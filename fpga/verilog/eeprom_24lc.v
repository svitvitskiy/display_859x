==> flow/design.v <==
module eeprom_24lc #(
	parameter ADDRESS = 0,
	parameter BUS_ADDR_DATA_LEN = 16,
	parameter EEPROM_SIZE = 'h80
	)(
	input  rst,
	input  clk,
	input  [BUS_ADDR_DATA_LEN-1:0]addr,
	input  wr,
	input  rd,
	input  [7:0]bus_in,
	output reg[7:0]bus_out,
	output req_bus,
	output reg stall,
	inout  EEP_I2C_SCLK,
   inout  EEP_I2C_SDAT
	);
reg    [3:0]    state;
reg    [2:0]    COMMAND;
wire            BUSY;
wire            ERROR;
reg    [15:0]   eeprom_addr;
reg    [7:0]    eeprom_data;
reg    [7:0]    cmd[0:2];
reg             rd_running;
reg             wr_running;
assign req_bus = addr >= ADDRESS && addr < (ADDRESS + EEPROM_SIZE);
wire rd_int = req_bus && rd;
wire wr_int = req_bus && wr;
reg    [7:0]    DATA_OUT;
wire   [7:0]    DATA_IN;
i2c i2c_0 (EEP_I2C_SDAT, EEP_I2C_SCLK, COMMAND, BUSY, ERROR, clk, rst, DATA_OUT, DATA_IN);
always @ (posedge clk or posedge rst) begin
  if (rst) begin
    state      <= 3'h0;
    COMMAND    <= 3'b000;
	 stall      <= 1'b0;
	 rd_running <= 1'b0;
	 wr_running <= 1'b0;
  end 
  else if (!BUSY) begin
    if (rd_int | rd_running) begin
      case (state)
      3'd0: begin
        DATA_OUT      <= 8'hA0;
        COMMAND       <= 3'b011;
		  stall         <= 1'b1;
		  eeprom_addr   <= addr - ADDRESS;
		  rd_running    <= 1'b1;
      end
      3'd1: begin
        DATA_OUT   <= eeprom_addr[15:8];
        COMMAND    <= 3'b011;
      end
      3'd2: begin
        DATA_OUT   <= eeprom_addr[7:0];
        COMMAND    <= 3'b111;
      end
      3'd3: begin
        DATA_OUT   <= 8'hA1;
        COMMAND    <= 3'b011;
      end
      3'd4:    COMMAND <= 3'b101;
      default: begin
        bus_out    <= DATA_IN;
        COMMAND    <= 3'd000;
        stall      <= 1'b0;
        rd_running <= 1'b0;
      end
      endcase
      state <= state != 3'd5 ? state + 1 : state;
    end
    else if (wr_int | wr_running) begin
      case (state)
      3'd0: begin
        DATA_OUT    <= 8'hA0;
        COMMAND     <= 3'b011;
        stall       <= 1'b1;
        eeprom_addr <= addr - ADDRESS;
        eeprom_data <= bus_in;
        wr_running  <= 1'b1;
      end
      3'd1: begin
        DATA_OUT    <= eeprom_addr[15:8];
        COMMAND     <= 3'b011;
      end
      3'd2: begin
        DATA_OUT    <= eeprom_addr[7:0];
        COMMAND     <= 3'b011;
      end
      3'd3: begin
        DATA_OUT    <= eeprom_data;
        COMMAND     <= 3'b111;
      end
      default: begin
        COMMAND     <= 3'd000;
        stall       <= 1'b0;
        wr_running  <= 1'b0;
      end
      endcase
      state <= state != 3'd4 ? state + 1 : state;
	 end
  end
end
endmodule
module i2c(SDAT, SCLK, COMMAND, BUSY, ERROR, CLK, RST, DATA_IN, DATA_OUT);
  output       SCLK;
  inout        SDAT;
  input  [2:0] COMMAND;
  output       BUSY;
  input        CLK;
  input        RST;
  output       ERROR;
  input  [7:0] DATA_IN;
  output [7:0] DATA_OUT;
  reg          running;
  reg          busy;
  reg  [4:0]   i2c_state;
  reg  [2:0]   command;
  reg          error;
  reg          sdat_drv, sclk_drv;
  reg  [7:0]   data;
  reg  [2:0]   data_ptr;
  assign BUSY     = busy;
  assign ERROR    = error;
  assign SDAT     = sdat_drv ? 1'b0 : 1'bz;
  assign SCLK     = sclk_drv ? 1'b0 : 1'bz;
  assign DATA_OUT = data;
  always @ (negedge CLK or posedge RST) begin
	 if (RST) begin
		running   <= 1'b0;
      busy      <= 1'b0;
      i2c_state <= 5'd0;
      command   <= 3'h0;
      error     <= 1'b0;
      sdat_drv  <= 1'b0;
		sclk_drv  <= 1'b0;
      data      <= 8'h00;
		data_ptr  <= 3'b000;
	 end
	 else if (!busy) begin
	   if (COMMAND[0]) begin
		  command   <= COMMAND;
		  busy      <= 1'b1;
		  if (COMMAND[1] == 1'b1)
		    data    <= DATA_IN;
		  i2c_state <= running ? 2 : 0;
		  running   <= 1'b1;
		  data_ptr  <= 3'b000;
		  sdat_drv  <= 1'b0;
		end
	 end
	 else begin
		case (i2c_state)
		5'd0: begin sdat_drv <= 1'b1; end
		5'd1: begin sclk_drv <= 1'b1; end
      5'd2,5'd5,5'd8,5'd11,5'd14,5'd17,5'd20,5'd23: begin
		  if (command[1] == 1'b1)
          sdat_drv <= ~data[7 - data_ptr];
		  else
		    data[7 - data_ptr] <= SDAT;
        data_ptr <= data_ptr + 1;
      end
      5'd3,5'd6,5'd9,5'd12,5'd15,5'd18,5'd21,5'd24: begin
        sclk_drv <= 1'b0;
      end
      5'd4,5'd7,5'd10,5'd13,5'd16,5'd19,5'd22,5'd25: begin
        sclk_drv <= 1'b1;
      end
      6'd26: begin
        sdat_drv <= 1'b0;
      end
      6'd27: begin sclk_drv <= 1'b0; error <= SDAT; end
      6'd28: begin sclk_drv <= 1'b1; end
      6'd29: begin sdat_drv <= 1'b1; end
		6'd30: begin sclk_drv <= 1'b0; end
		6'd31: begin sdat_drv <= 1'b0; end
		endcase
		if (i2c_state == 31 || (i2c_state == 28 && !command[2])) begin
	     i2c_state <= 5'd0;
		  command   <= 3'd0;
		  busy      <= 1'b0;
		  running   <= !command[2];
		end
		else
        i2c_state <= i2c_state + 1;
    end
  end
endmodule
[Tool chain data of eeprom_24lc]
Tool output for the design above, in the order of the flow.
Line numbers count from 1 in the design file above.
Operators: Yosys type, input widths -> output width; for muxes data width and select width s.
Not given: n/a
Design
  top: eeprom_24lc
  clock port: clk
  standard-cell library: sky130hd
  library corner: tt_025C_1v80

[Word-level counts]
Source: Yosys, flattened and elaborated, memories not mapped. Widths are those after wreduce. Registers that Yosys merges into a memory's read port (data or address) are not register bits. Print and check cells do not count. Equal cells are merged and count once.
Cells by class
  add/subtract/negate cells: 5
  multiply operators: 0
  divide/modulo/power cells: 0
  $lt $le $gt $ge: 2
  equal/unequal tests: 47
  shift operators: 3
  multiplexer cells: 47
  bitwise logic cells: 12
  reductions and logical operators: 38
Operators with widths (count)
  $eq 5x5->1 const B: 16
  $pmux 8 s4: 2
  $mux 8: 7
  $mux 16: 3
  $eq 5x4->1 const B: 8
  $shift 1x33->8: 1
  $shift 1x33->8 const A: 1
  $neg 32->33: 1
  $shiftx 8x32->1: 1
  $reduce_or 24->1: 1
  $reduce_and 4->1: 6
  $mux 3: 8
  $reduce_or 10->1: 2
  $eq 5x3->1 const B: 4
  $ge 16x1->1 const B: 1
  $lt 16x8->1 const B: 1
  $mux 4: 4
  $mux 5: 3
  $mux 1: 13
  $eq 5x2->1 const B: 2
  $reduce_and 3->1: 3
  $reduce_or 3->1: 3
  $pmux 3 s3: 1
  $ne 2x2->1 const B: 4
  $reduce_and 2->1: 4
  $reduce_bool 2->1: 4
  $eq 4x2->1 const B: 2
  $ne 4x3->1 const B: 2
Other operator kinds: 31; their cells: 46.
Word-level totals
  register bits: 73
  latch bits: 0
  bits in writable memories: 0
  memory bits (read-only): 0
  word width x clocked read ports: 0
  memory cells: 0
  input bits: 28
  output and inout port bits: 12
  word-level cells: 171

[Logic depth]
Depth = most cells in a row (Yosys ltp): at word level without a register or memory, in the mapped netlist without a sequential cell, where the memories' decode and read muxes count.
Depth
  depth in word-level cells: 9
  ABC_AREA: 0
  gate-level depth with buffers: 9
  gate-level depth less buffers: 8

[Mapped cells and area]
The flow's flattened synthesis, as Yosys stat reports it; memories are mapped. The netlist is that of the ABC_AREA named above (0 if unset); the other value can give another one.
The area totals of this step are shown rounded.
Synthesis totals
  mapped cells: 286
  cell area after synthesis: 3300 um2
  area of sequential cells: 2000 um2
  flip-flop cells: 70
  buffer cells: 11
Cells by type
  sky130_fd_sc_hd__edfxtp_1: count 40, area in all 1.2E+03 um2
  sky130_fd_sc_hd__dfrtn_1: count 20, area in all 500.48 um2
  sky130_fd_sc_hd__dfrtp_1: count 10, area in all 250.24 um2
  sky130_fd_sc_hd__ha_1: count 11, area in all 137.632 um2
  sky130_fd_sc_hd__inv_1: count 24, area in all 90.086 um2
  sky130_fd_sc_hd__o21ai_0: count 17, area in all 85.082 um2
  sky130_fd_sc_hd__nand2_1: count 19, area in all 71.318 um2
  sky130_fd_sc_hd__nor2_1: count 19, area in all 71.318 um2
  sky130_fd_sc_hd__mux2i_1: count 7, area in all 70.067 um2
  sky130_fd_sc_hd__mux2_2: count 6, area in all 67.565 um2
  sky130_fd_sc_hd__a21oi_1: count 10, area in all 50.048 um2
  sky130_fd_sc_hd__a222oi_1: count 5, area in all 50.048 um2
  sky130_fd_sc_hd__nor3_1: count 10, area in all 50.048 um2
  sky130_fd_sc_hd__o211ai_1: count 6, area in all 45.043 um2
  sky130_fd_sc_hd__and2_1: count 5, area in all 31.28 um2
  sky130_fd_sc_hd__a22oi_1: count 4, area in all 30.029 um2
  sky130_fd_sc_hd__o2111ai_4: count 1, area in all 26.275 um2
  sky130_fd_sc_hd__o41ai_1: count 3, area in all 26.275 um2
Other cell types: 41; their cells: 69.
By module: a second synthesis without flattening, with its own total; a netlist apart from the flattened one above.
Unflattened totals
  cells (unflattened synthesis): 298
  area (unflattened synthesis): 3400 um2
Rows give one instance, submodules left out.
By module
  eeprom_24lc: times used 1, cells 132, area 2000 um2, sequential area 1500 um2
  i2c: times used 1, cells 166, area 1400 um2, sequential area 500 um2

# Flow runs of eeprom_24lc

Record of 2 stored runs of the RTL-to-layout flow on eeprom_24lc, platform sky130hd. The runs are unordered. Constraints: input delay and output delay 20% of the set period each, output load 0.01 pF.
The results are shown rounded.
[run 1] settings: period_ns=3.56, CORE_UTILIZATION=72, SETUP_SLACK_MARGIN=-0.08, PLACE_DENSITY_LB_ADDON=0.29, CORE_ASPECT_RATIO=1.47, CELL_PAD_IN_SITES_GLOBAL_PLACEMENT=0, TNS_END_PERCENT=15, GPL_TIMING_DRIVEN=1, CAP_MARGIN=30, MIN_ROUTING_LAYER=met1, CORE_MARGIN=2, SLEW_MARGIN=20
[run 1] result: chip area after synthesis (Yosys) 3300 um2, die area 5200 um2, standard-cell area of the final layout 4000 um2, utilization 0.89, worst setup slack after layout 0.066 ns, total negative slack 0.000 ns, worst hold slack 0.48 ns
[run 2] settings: period_ns=4.66, SETUP_SLACK_MARGIN=1.12, CAP_MARGIN=20, CORE_MARGIN=2, CORE_UTILIZATION=40, SLEW_MARGIN=20
[run 2] result: chip area after synthesis (Yosys) 3300 um2, die area 9100 um2, standard-cell area of the final layout 4600 um2, utilization 0.56, worst setup slack after layout 0.80 ns, total negative slack 0.000 ns, worst hold slack 0.48 ns
